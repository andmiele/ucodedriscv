==> flow/design.v <==
module dataMem
#(parameter SIZE = 16, parameter DATA_WIDTH = 4, parameter FALL_THROUGH = 0, parameter BYTE_WIDTH = 8, parameter ADDR_WIDTH = $clog2(SIZE))
(
    input logic clk,
    input logic rst,
    input logic en,
    input logic r,
    input logic w,
    input logic[ADDR_WIDTH - 1 : 0] rAddr,
    input logic[ADDR_WIDTH - 1 : 0] wAddr,
    input logic[((DATA_WIDTH + BYTE_WIDTH - 1) / BYTE_WIDTH) - 1 : 0] byteEn,
    input logic [DATA_WIDTH - 1 : 0] in,
    output logic[DATA_WIDTH - 1 : 0] out
);
logic [DATA_WIDTH - 1 : 0] mem [0 : SIZE - 1];
logic [DATA_WIDTH - 1 : 0] out_r;
logic [DATA_WIDTH - 1 : 0] out_t;
assign out_t = mem[rAddr];
assign out = FALL_THROUGH ? out_t : out_r;
always_ff @(posedge clk or posedge rst)
begin
    if(rst)
    begin: reset  
        for(int i = 0; i < SIZE; i++)
            mem[i] <= 'b0;
        out_r <= 'b0;
    end
    else  
    begin: run
        if(en)
        begin: enable
            if(w)
            begin: write
                for(int i = 0; i < ((DATA_WIDTH + BYTE_WIDTH - 1) / BYTE_WIDTH); i = i + 1)
                if(byteEn[i])
                    mem[wAddr][i * BYTE_WIDTH +: BYTE_WIDTH] <= in[i * BYTE_WIDTH +: BYTE_WIDTH];
                else
                    mem[wAddr][i * BYTE_WIDTH +: BYTE_WIDTH] <= mem[wAddr][i * BYTE_WIDTH +: BYTE_WIDTH];
            end
            if(r)
            begin: read
                out_r <= mem[rAddr];
            end
        end
    end
end
endmodule
# Step by step through the tools: dataMem
# Tool output for the design above, in the order of the flow.
# Lines are those of the file above, counted from 1.
# Cell names lack the library's common part.
# The mark - stands for no value.
[setup]
top = "dataMem"
clk_port = "clk"
library = "sky130hd"
corner = "tt_025C_1v80"

# Word level
# Counts by Yosys on the flattened word-level netlist (proc, flatten, opt, wreduce). Print and check cells are left out. Cells with the same type and inputs are merged into one.
[word_totals]
wordCells = 116
register_bits = 68
out_inout_bits = 4
in_bits = 18
[op_classes]
mux = 50
reduce_logical = 19
equal = 30
[ops]
columns = ["operator", "count"]
rows = [
  ["2-to-1 mux 4 bit", 48],
  ["equality test 4 bit with constant B", 16],
  ["parallel mux 4 bit (select 16 bit)", 1],
  ["parallel mux 4 bit (select 15 bit)", 1],
  ["AND reduction 3 bit", 16],
  ["equality test 4 x 3 -> 1 bit with constant B", 8],
  ["equality test 4 x 2 -> 1 bit with constant B", 4],
  ["equality test 4 x 1 -> 1 bit with constant B", 2],
  ["zero test 4 bit", 2],
  ["AND reduction 2 bit", 1],
]

# Logic depth
# Longest topological path by Yosys (ltp), each cell counted once; first at word level (registers and memories cut), then after technology mapping (sequential cells cut; the memories' decode and read muxes count).
[depth]
word_depth = 4
abc_area = 0
depth_mapped = 9

# Netlist
# Source: synth_stat.txt of the flow (Yosys; design flattened, memories mapped). It holds for the ABC_AREA given above (unset counts as 0); a run with the other value may have another netlist.
[mapped]
flip_flops = 68
yosys_area_um2 = 4206.5
n_buf = 33
seq_area_um2 = 1701.6
stdcells = 398
[by_type]
columns = ["cell_type", "count", "area_total_um2"]
rows = [
  ["dfrtp_1", 68, 1.7E+03],
  ["mux2_2", 67, 754.474],
  ["mux2i_1", 17, 170.163],
  ["nand3b_1", 14, 105.101],
  ["a21oi_1", 19, 95.091],
  ["nor2_1", 23, 86.333],
  ["nand2_1", 20, 75.072],
  ["nand3_1", 14, 70.067],
  ["buf_6", 6, 67.565],
  ["o31ai_4", 3, 63.811],
  ["nor2b_1", 10, 62.56],
  ["nand2b_1", 9, 56.304],
  ["a22o_1", 6, 52.55],
  ["clkbuf_1", 13, 48.797],
  ["a31oi_1", 7, 43.792],
  ["o22ai_1", 7, 43.792],
  ["inv_1", 10, 37.536],
  ["o21ai_0", 7, 35.034],
]
# Not listed: further types 37, cells in them 78.

# Path before layout
# Source: OpenSTA report_checks on the synthesized netlist (no wires, ideal clock, input and output delay 20% of the period each), path of least setup slack; recovery checks are left aside. Register names are those of the netlist, which keeps one name where synthesis merged equal registers.
[synth_path]
path_type = "input port to flip-flop"
startpoint = "in wAddr[1]"
endpoint = "reg mem[10][0]"
period_ns = 2.16
driving_pins = 7
n_path_buf = 3
arrival_ns = 1.883
in_delay_ns = 0.432
setup_slack_ns = 0.153
launch_ns = 0.432
path_delay_ns = 1.576
setup_time_ns = 0.125
synth_period_reached_ns = 2.007
# "path_delay_ns" is the arrival time less input delay plus setup time.
# "driving_pins": output pins that drive a net of the path, with the launching flip-flop's if there is one; two outputs of one cell count as two.
# "synth_period_reached_ns" = period - worst setup slack (recovery checks aside). The figure is calculated, with input and output delays left at 20% of the set period.
# The rows between start and end are the longest chain of elaborated cells between them; the timing report does not say that the signal goes this way. Where chains are equally long, one stands for them.
# A line is the first line of the expression or statement that the cell stems from. Yosys adds cells for indexed reads and writes and turns some case tables into memories.
# At most two assigning lines are given for a register; there are more.
[synth_via]
path_cell_list = "buf_6 -> or4_4 -> buf_6 -> o31ai_4 -> a31oi_2 -> buf_6 -> mux2_2"
elab_chain_len = 4
cells_between = 20
classes_between = "eq/ne: 15; mux: 4; reduce/logical: 1"
[synth_rtl]
columns = ["item", "line", "rtl"]
rows = [
  ["from (decl)", 10, "input logic[ADDR_WIDTH - 1 : 0] wAddr,"],
  ["equality test 4 bit", 38, "mem[wAddr][i * BYTE_WIDTH +: BYTE_WIDTH] <= mem[wAddr][i * BYTE_WIDTH +: BYTE_WIDTH];"],
  ["parallel mux 4 bit (select 15 bit)", 38, ""],
  ["2-to-1 mux 4 bit", 38, ""],
  ["2-to-1 mux 4 bit", 35, "if(byteEn[i])"],
  ["to (assign)", 36, "mem[wAddr][i * BYTE_WIDTH +: BYTE_WIDTH] <= in[i * BYTE_WIDTH +: BYTE_WIDTH];"],
  ["to (assign)", 38, ""],
  ["to (decl)", 15, "logic [DATA_WIDTH - 1 : 0] mem [0 : SIZE - 1];"],
]

# Path in the finished layout
# Path of least setup slack in the final report of stored run 1 (OpenROAD, finished layout, wires in). Where an end is a register, its clock arrival counts in the times.
[layout_path]
path_type = "input port to flip-flop"
startpoint = "in wAddr[1]"
endpoint = "reg mem[12][2]"
launch_ns = 0.45
setup_slack_ns = 0.07
driving_pins = 9
in_delay_ns = 0.45
period_ns = 2.25
setup_time_ns = 0.12
n_path_buf = 4
arrival_ns = 2.40
# The rows between start and end are the longest chain of elaborated cells between them; the timing report does not say that the signal goes this way. Where chains are equally long, one stands for them.
# At most two assigning lines are given for a register; there are more.
[layout_via]
path_cell_list = "dlygate4sd2_1 -> buf_4 -> nand2b_1 -> o32ai_1 -> a2111oi_4 -> buf_4 -> a21oi_4 -> buf_12 -> mux2_4"
elab_chain_len = 4
cells_between = 20
classes_between = "eq/ne: 15; mux: 4; reduce/logical: 1"
[layout_rtl]
columns = ["item", "line", "rtl"]
rows = [
  ["from (decl)", 10, "input logic[ADDR_WIDTH - 1 : 0] wAddr,"],
  ["equality test 4 bit", 38, "mem[wAddr][i * BYTE_WIDTH +: BYTE_WIDTH] <= mem[wAddr][i * BYTE_WIDTH +: BYTE_WIDTH];"],
  ["parallel mux 4 bit (select 15 bit)", 38, ""],
  ["2-to-1 mux 4 bit", 38, ""],
  ["2-to-1 mux 4 bit", 35, "if(byteEn[i])"],
  ["to (assign)", 36, "mem[wAddr][i * BYTE_WIDTH +: BYTE_WIDTH] <= in[i * BYTE_WIDTH +: BYTE_WIDTH];"],
  ["to (assign)", 38, ""],
  ["to (decl)", 15, "logic [DATA_WIDTH - 1 : 0] mem [0 : SIZE - 1];"],
]

Top module dataMem; platform sky130hd; tools Yosys and OpenROAD; 2 stored runs in no particular order. Input and output delays are each 20% of the period that was set; the output load is 0.01 pF.
"timing.achieved_period_ns": clock period set for the run, less the worst setup slack. It is reckoned from that one timing run; input and output delays stay at 20% of the period that was set.
"worst_path_time_ns" is the time allowed to the run's worst setup path (the clock period less input and output delay, where it has them) less its slack. Clock arrival times count: a late capture clock shortens it, a late launch clock lengthens it.
"design_power_mw" rests on the timing tool's default activity at the inputs, not on a simulated workload.

# stored run 1
==> flow/run.sh <==
#!/bin/bash
# the make line also repeats the synthesis and layout settings of config.mk as NAME=value (left out here)
make -C /OpenROAD-flow-scripts/flow DESIGN_CONFIG=/design/flow/config.mk WORK_HOME=/design/flow/orfs CLKGATE_MAP_FILE= finish
==> flow/config.mk <==
export PLATFORM = sky130hd
export DESIGN_NAME = dataMem
export DESIGN_NICKNAME = dataMem
export VERILOG_FILES = /design/flow/design.v
export SDC_FILE = /design/flow/constraint.sdc
export NUM_CORES = 4
export LEC_CHECK = 0
export CAP_MARGIN = 20
export CORE_MARGIN = 2
export CORE_UTILIZATION = 26
export SLEW_MARGIN = 20
==> flow/constraint.sdc <==
create_clock -name core_clock -period 2.25 [get_ports {clk}]
set_input_delay 0.4500 -clock core_clock [delete_from_list [all_inputs] [get_ports {clk}]]
set_output_delay 0.4500 -clock core_clock [all_outputs]
set_load 0.01 [all_outputs]

==> stored run 1: results <==
timing.achieved_period_ns=2.180
tns_ns=0.000
finish.stdcell_area_um2=5739.2
design_power_mw=4.291
worst_path_time_ns=1.73
timing.worst_path_kind="input port to flip-flop"
dieArea_um2=17212.1
synthesis_area_um2=4206.5
timing.setup.ws_ns=0.070

# stored run 2
==> flow/run.sh <==
#!/bin/bash
# the make line also repeats the synthesis and layout settings of config.mk as NAME=value (left out here)
make -C /OpenROAD-flow-scripts/flow DESIGN_CONFIG=/design/flow/config.mk WORK_HOME=/design/flow/orfs CLKGATE_MAP_FILE= finish
==> flow/config.mk <==
export PLATFORM = sky130hd
export DESIGN_NAME = dataMem
export DESIGN_NICKNAME = dataMem
export VERILOG_FILES = /design/flow/design.v
export SDC_FILE = /design/flow/constraint.sdc
export NUM_CORES = 4
export LEC_CHECK = 0
export CAP_MARGIN = 40
export CELL_PAD_IN_SITES_DETAIL_PLACEMENT = 0
export CORE_ASPECT_RATIO = 1.73
export CORE_MARGIN = 10
export CORE_UTILIZATION = 35
export CTS_CLUSTER_DIAMETER = 256
export GPL_ROUTABILITY_DRIVEN = 1
export GPL_TIMING_DRIVEN = 0
export MAX_ROUTING_LAYER = met4
export PLACE_DENSITY_LB_ADDON = 0.23
export SETUP_SLACK_MARGIN = 0.32
export SLEW_MARGIN = 30
==> flow/constraint.sdc <==
create_clock -name core_clock -period 1.62 [get_ports {clk}]
set_input_delay 0.3240 -clock core_clock [delete_from_list [all_inputs] [get_ports {clk}]]
set_output_delay 0.3240 -clock core_clock [all_outputs]
set_load 0.01 [all_outputs]

==> stored run 2: results <==
timing.achieved_period_ns=1.890
tns_ns=-10.692
finish.stdcell_area_um2=6100.9
design_power_mw=6.104
worst_path_time_ns=1.89
timing.worst_path_kind="flip-flop to flip-flop"
dieArea_um2=16969.6
synthesis_area_um2=4206.5
timing.setup.ws_ns=-0.270
